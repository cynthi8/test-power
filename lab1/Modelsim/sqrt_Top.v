==> flow/design.v <==
module sqrt_Top(start, clk, clear, num, result, ready);
	 input start, clk, clear;
	 input [6:0] num;
	 output [3:0] result;
	 output ready;
	 wire finish, load_data,incr_delta, find_next_sq;
	 sqrt_controller m1(start, finish, clk, clear, ready, load_data, incr_delta, find_next_sq);
	 sqrt_data_path m2(num, load_data, incr_delta, find_next_sq, clk, finish, result, clear);
endmodule
module sqrt_controller(start, finish, clk, clear, ready, load_data,
       incr_delta, find_next_sq
    );
  input start, finish, clk, clear;
  output reg ready, load_data,incr_delta, find_next_sq;
  parameter S0=0, S1=1, S2=2, S3=3;
  reg [1:0] state, next_state;
  always @(posedge clk, posedge clear) begin
    if (clear) begin 	
        state = S0; 
    end else begin	
        state = next_state;
    end
  end
  always @(state, start, finish)
  begin
    load_data = 0;
	find_next_sq = 0;
	incr_delta = 0;
	ready = 0;
	case (state)
	   S0: 	begin
		ready = 1;
		if (start) begin
		    next_state = S1;
			load_data = 1; 
		end else
			next_state = S0;
		end
	   S1: 	next_state = S2;
	   S2: 	if (~finish) begin
		    next_state = S3;
			find_next_sq = 1;
		end else
			next_state = S0;
	   S3: 	begin
		    next_state = S2;
			incr_delta = 1;
		end
	endcase
  end
endmodule
module sqrt_data_path(num, load_data, incr_delta, find_next_sq, clk, finish, result, clear);
  input load_data, incr_delta, find_next_sq, clk, clear;
  input [6:0] num;
  output reg finish;
  output [3:0] result;
  reg [6:0] Rn, Rdata;
  reg [4:0] Rdelta;
  always @(posedge clk, posedge clear) begin
    if (clear) begin
      	Rn = 1;
      	Rdelta = 3;
        finish = 0;
    end else begin
        if (load_data)    Rdata = num;
        if (incr_delta)   Rdelta = Rdelta + 2;
        if (find_next_sq) Rn = Rn + Rdelta;
        if (Rn >= Rdata)  begin
            finish = 1;
        end else begin
            finish = 0;
        end
    end
  end
  assign result = (Rdelta >>> 1);
endmodule
# Reports on sqrt_Top
# What the tools print for sqrt_Top, step after step.
# Lines are those of the file above, counted from 1.
# A cell with -- has no value.
dict set report design {
  top {sqrt_Top}
  clk_port {clk}
  library {sky130hd}
  lib_corner {tt_025C_1v80}
}

# Elaborated design
# Source: Yosys, flattened and elaborated, memories not mapped. Widths are those after wreduce; folded enables and synchronous resets count as part of the registers. Registers that Yosys merges into a memory's read port (data or address) are not register bits. Print and check cells do not count.
dict set report classes {
  addsub 2
  n_cmp 1
  eq_ne 3
  n_mux 13
  reduce_and_logical 5
}
# operator count
set ops {}
lappend ops {{two-way mux 7 bit} 2}
lappend ops {{OR reduction 3 bit} 3}
lappend ops {{parallel mux 1 bit (select 2 bit)} 4}
lappend ops {{adder 7 x 5 -> 7 bit} 1}
lappend ops {{>= comparator 7 bit} 1}
lappend ops {{parallel mux 2 bit (select 3 bit)} 1}
lappend ops {{adder 5 x 2 -> 5 bit with constant B} 1}
lappend ops {{two-way mux 5 bit} 1}
lappend ops {{equality test 2 bit with constant B} 2}
lappend ops {{two-way mux 1 bit} 4}
lappend ops {{equality test 2 x 1 -> 1 bit with constant B} 1}
lappend ops {{logical NOT 2 bit} 1}
lappend ops {{OR reduction 2 bit} 1}
lappend ops {{two-way mux 2 bit} 1}
dict set report bits {
  reg_bits 22
  wordCells 29
}

# Logic depth
# Yosys ltp: most cells in a row. Word level: on the elaborated netlist, between registers, memories and ports. Mapped: between sequential cells and ports; inverters and the memories' decode and read muxes count.
dict set report logic_depth {
  ltp_word 8
  ABC_AREA 0
  mapped_depth 12
}

# After synthesis
# Yosys stat after the flow's synthesis: flattened, memories mapped to cells. It holds for the ABC_AREA given above (unset counts as 0); a run with the other value may have another netlist.
# Totals and module areas in this step are rounded.
dict set report mapped {
  stdcells 108
  synth_area_um2 1291
  sequential_area_um2 614.3
  ffs 23
  buffers 3
}
# type count type_area_um2
set types {}
lappend types {sky130_fd_sc_hd__dfrtp_1 13 325.312}
lappend types {sky130_fd_sc_hd__edfxtp_1 7 210.202}
lappend types {sky130_fd_sc_hd__ha_1 12 150.144}
lappend types {sky130_fd_sc_hd__mux2_2 8 90.086}
lappend types {sky130_fd_sc_hd__dfstp_2 3 78.826}
lappend types {sky130_fd_sc_hd__mux2i_1 6 60.058}
lappend types {sky130_fd_sc_hd__o21ai_0 8 40.038}
lappend types {sky130_fd_sc_hd__xnor2_1 4 35.034}
lappend types {sky130_fd_sc_hd__xor2_1 4 35.034}
lappend types {sky130_fd_sc_hd__buf_6 3 33.782}
lappend types {sky130_fd_sc_hd__a21oi_1 6 30.029}
lappend types {sky130_fd_sc_hd__nand2_1 7 26.275}
lappend types {sky130_fd_sc_hd__inv_1 6 22.522}
lappend types {sky130_fd_sc_hd__fa_1 1 20.019}
lappend types {sky130_fd_sc_hd__and2_1 2 12.512}
lappend types {sky130_fd_sc_hd__nor2b_1 2 12.512}
lappend types {sky130_fd_sc_hd__nor2_1 3 11.261}
lappend types {sky130_fd_sc_hd__nor2_4 1 11.261}
# Not listed: further types 12, cells in them 12.
# By module: a second synthesis without flattening, with its own total; a netlist apart from the flattened one above.
dict set report unflattened {
  cells_unflattened 107
  hier_area_um2 1244
}
# Rows give one instance, submodules left out.
# module n_inst n_cells area_um2 seq_area_um2
set modules {}
lappend modules {sqrt_data_path 1 93 1079 513.0}
lappend modules {sqrt_controller 1 14 165.2 101.3}
lappend modules {sqrt_Top 1 0 0.0 0.0}

# Path before layout
# OpenSTA on the mapped netlist: ideal clock, no wires. The path of least setup slack (recovery checks aside). Input and output delay are each 20% of the period. Register names are those of the netlist, which keeps one name where synthesis merged equal registers.
dict set report synth_path {
  path_type {reg2reg}
  start {register m2.Rdelta[1]}
  end {register m2.finish}
  tclk_ps 4710
  setup_time_ps 128
  t_first_pin_ps 0
  arrival_ps 2532
  t_required_ps 4582
  path_slack_ps 2050
  delay_ps 2660
  path_stages 12
  synth_period_reached_ps 2660
}
# "delay_ps" = arrival - input delay + setup time.
# "path_stages": output pins that drive a net of the path, with the launching flip-flop's if there is one; two outputs of one cell count as two.
# "synth_period_reached_ps" = period - worst setup slack (recovery checks aside). The figure is calculated, with input and output delays left at 20% of the set period.
# Between the ends stands the longest chain of elaborated cells between them, by number of cells; it is not shown to be the way that was timed. Of several equally long chains one is given.
# Each line given opens the expression or statement behind the cell; cells for indexed reads and writes are added by Yosys, which also makes memories of some case tables.
# A register here has more assigning lines than the two given.
dict set report synth_between {
  path_cell_list {sky130_fd_sc_hd__dfstp_2 sky130_fd_sc_hd__ha_1 sky130_fd_sc_hd__mux2_2 sky130_fd_sc_hd__ha_1 sky130_fd_sc_hd__a211o_1 sky130_fd_sc_hd__o2111ai_1 sky130_fd_sc_hd__a21oi_2 sky130_fd_sc_hd__xor2_1 sky130_fd_sc_hd__ha_1 sky130_fd_sc_hd__a21o_1 sky130_fd_sc_hd__a21oi_1 sky130_fd_sc_hd__o21ai_0}
  elab_chain_len 6
  cone_cells 6
  lines_between 3
  cone_classes {2 x add/sub; 1 x compare; 3 x mux}
}
# element line
set synth_rtl {}
lappend synth_rtl {{from (decl)} 58} ;# reg [4:0] Rdelta;
lappend synth_rtl {{from (assign)} 62} ;# Rdelta = 3;
lappend synth_rtl {{from (assign)} 66} ;# if (incr_delta)   Rdelta = Rdelta + 2;
lappend synth_rtl {{adder 5 x 2 -> 5 bit} 66}
lappend synth_rtl {{two-way mux 5 bit} 66}
lappend synth_rtl {{adder 7 x 5 -> 7 bit} 67} ;# if (find_next_sq) Rn = Rn + Rdelta;
lappend synth_rtl {{two-way mux 7 bit} 67}
lappend synth_rtl {{>= comparator 7 bit} 68} ;# if (Rn >= Rdata)  begin
lappend synth_rtl {{two-way mux 1 bit} 68}
lappend synth_rtl {{to (assign)} 69} ;# finish = 1;
lappend synth_rtl {{to (assign)} 71} ;# finish = 0;
lappend synth_rtl {{to (decl)} 55} ;# output reg finish;

# Path in the finished layout
# From the final timing report of run 1: the path of least setup slack in the routed layout; clock arrival at registers is part of the times.
# The path's times are printed in steps of 10 ps; the period is the one set.
dict set report layout_path {
  path_type {reg2reg}
  start {register m2.Rdelta[1]}
  end {register m2.finish}
  tclk_ps 2680
  setup_time_ps 100
  t_first_pin_ps 310
  arrival_ps 2820
  t_required_ps 2900
  path_slack_ps 70
  path_stages 12
}
# Between the ends stands the longest chain of elaborated cells between them, by number of cells; it is not shown to be the way that was timed. Of several equally long chains one is given.
# A register here has more assigning lines than the two given.
dict set report layout_between {
  path_cell_list {sky130_fd_sc_hd__dfstp_2 sky130_fd_sc_hd__ha_4 sky130_fd_sc_hd__mux2_4 sky130_fd_sc_hd__ha_4 sky130_fd_sc_hd__a211o_1 sky130_fd_sc_hd__o2111ai_2 sky130_fd_sc_hd__a21oi_2 sky130_fd_sc_hd__xor2_2 sky130_fd_sc_hd__ha_1 sky130_fd_sc_hd__a21o_1 sky130_fd_sc_hd__a21oi_1 sky130_fd_sc_hd__o21ai_1}
  elab_chain_len 6
  cone_cells 6
  lines_between 3
  cone_classes {2 x add/sub; 1 x compare; 3 x mux}
}
# element line
set layout_rtl {}
lappend layout_rtl {{from (decl)} 58} ;# reg [4:0] Rdelta;
lappend layout_rtl {{from (assign)} 62} ;# Rdelta = 3;
lappend layout_rtl {{from (assign)} 66} ;# if (incr_delta)   Rdelta = Rdelta + 2;
lappend layout_rtl {{adder 5 x 2 -> 5 bit} 66}
lappend layout_rtl {{two-way mux 5 bit} 66}
lappend layout_rtl {{adder 7 x 5 -> 7 bit} 67} ;# if (find_next_sq) Rn = Rn + Rdelta;
lappend layout_rtl {{two-way mux 7 bit} 67}
lappend layout_rtl {{>= comparator 7 bit} 68} ;# if (Rn >= Rdata)  begin
lappend layout_rtl {{two-way mux 1 bit} 68}
lappend layout_rtl {{to (assign)} 69} ;# finish = 1;
lappend layout_rtl {{to (assign)} 71} ;# finish = 0;
lappend layout_rtl {{to (decl)} 55} ;# output reg finish;

Subject: flow runs of sqrt_Top

Hi,

2 stored runs of sqrt_Top in the flow (synthesis by Yosys, layout by OpenROAD, sky130hd cells), in arbitrary order. Constraints: input delay and output delay 20% of the set period each, output load 0.01 pF.
By "clock_period_reached_ps" is meant the clock period of the run minus its worst setup slack. This is arithmetic on one report: input and output delays are still those of the set period (20% each).
By "worst_setup_path_time_ps" is meant the share of the clock period that the worst setup path is allowed (20% is reserved at inputs, 20% at outputs), minus its slack. Clock arrival times at its registers enter into it.
"worst_setup_path_time_ps" is known to 10 ps.
Measured values are rounded.

# run 1
==> flow/run.sh <==
#!/bin/bash
# the make line also repeats the synthesis and layout settings of config.mk as NAME=value (left out here)
make -C /OpenROAD-flow-scripts/flow DESIGN_CONFIG=/design/flow/config.mk WORK_HOME=/design/flow/orfs CLKGATE_MAP_FILE= finish
==> flow/config.mk <==
export PLATFORM = sky130hd
export DESIGN_NAME = sqrt_Top
export DESIGN_NICKNAME = sqrt_Top
export VERILOG_FILES = /design/flow/design.v
export SDC_FILE = /design/flow/constraint.sdc
export NUM_CORES = 4
export LEC_CHECK = 0
export CAP_MARGIN = 20
export CORE_MARGIN = 2
export CORE_UTILIZATION = 40
export SETUP_SLACK_MARGIN = 0.64
export SLEW_MARGIN = 20
==> flow/constraint.sdc <==
create_clock -name core_clock -period 2.68 [get_ports {clk}]
set_input_delay 0.5360 -clock core_clock [delete_from_list [all_inputs] [get_ports {clk}]]
set_output_delay 0.5360 -clock core_clock [all_outputs]
set_load 0.01 [all_outputs]

==> run 1: results <==
yosys.chip_area_um2=1291
design_die_area_um2=3698
cell_area_final_um2=1645
post_route_util_pct=53.9
setup_worst_slack_ps=74
setupTns_ps=0
hold_ws_ps=481
clock_period_reached_ps=2606
worst_setup_path_time_ps=2610
path_kind="reg2reg"

# run 2
==> flow/run.sh <==
#!/bin/bash
# the make line also repeats the synthesis and layout settings of config.mk as NAME=value (left out here)
make -C /OpenROAD-flow-scripts/flow DESIGN_CONFIG=/design/flow/config.mk WORK_HOME=/design/flow/orfs CLKGATE_MAP_FILE= finish
==> flow/config.mk <==
export PLATFORM = sky130hd
export DESIGN_NAME = sqrt_Top
export DESIGN_NICKNAME = sqrt_Top
export VERILOG_FILES = /design/flow/design.v
export SDC_FILE = /design/flow/constraint.sdc
export NUM_CORES = 4
export LEC_CHECK = 0
export CAP_MARGIN = 30
export CELL_PAD_IN_SITES_GLOBAL_PLACEMENT = 3
export CORE_MARGIN = 2
export CORE_UTILIZATION = 19
export CTS_CLUSTER_DIAMETER = 239
export CTS_CLUSTER_SIZE = 94
export GPL_ROUTABILITY_DRIVEN = 0
export MIN_ROUTING_LAYER = met2
export PLACE_DENSITY_LB_ADDON = 0.24
export SETUP_SLACK_MARGIN = -0.23
export SLEW_MARGIN = 40
export TNS_END_PERCENT = 55
==> flow/constraint.sdc <==
create_clock -name core_clock -period 2.43 [get_ports {clk}]
set_input_delay 0.4860 -clock core_clock [delete_from_list [all_inputs] [get_ports {clk}]]
set_output_delay 0.4860 -clock core_clock [all_outputs]
set_load 0.01 [all_outputs]

==> run 2: results <==
yosys.chip_area_um2=1291
design_die_area_um2=7471
cell_area_final_um2=1809
post_route_util_pct=27.1
setup_worst_slack_ps=-225
setupTns_ps=-225
hold_ws_ps=506
clock_period_reached_ps=2655
worst_setup_path_time_ps=2660
path_kind="reg2reg"

Regards
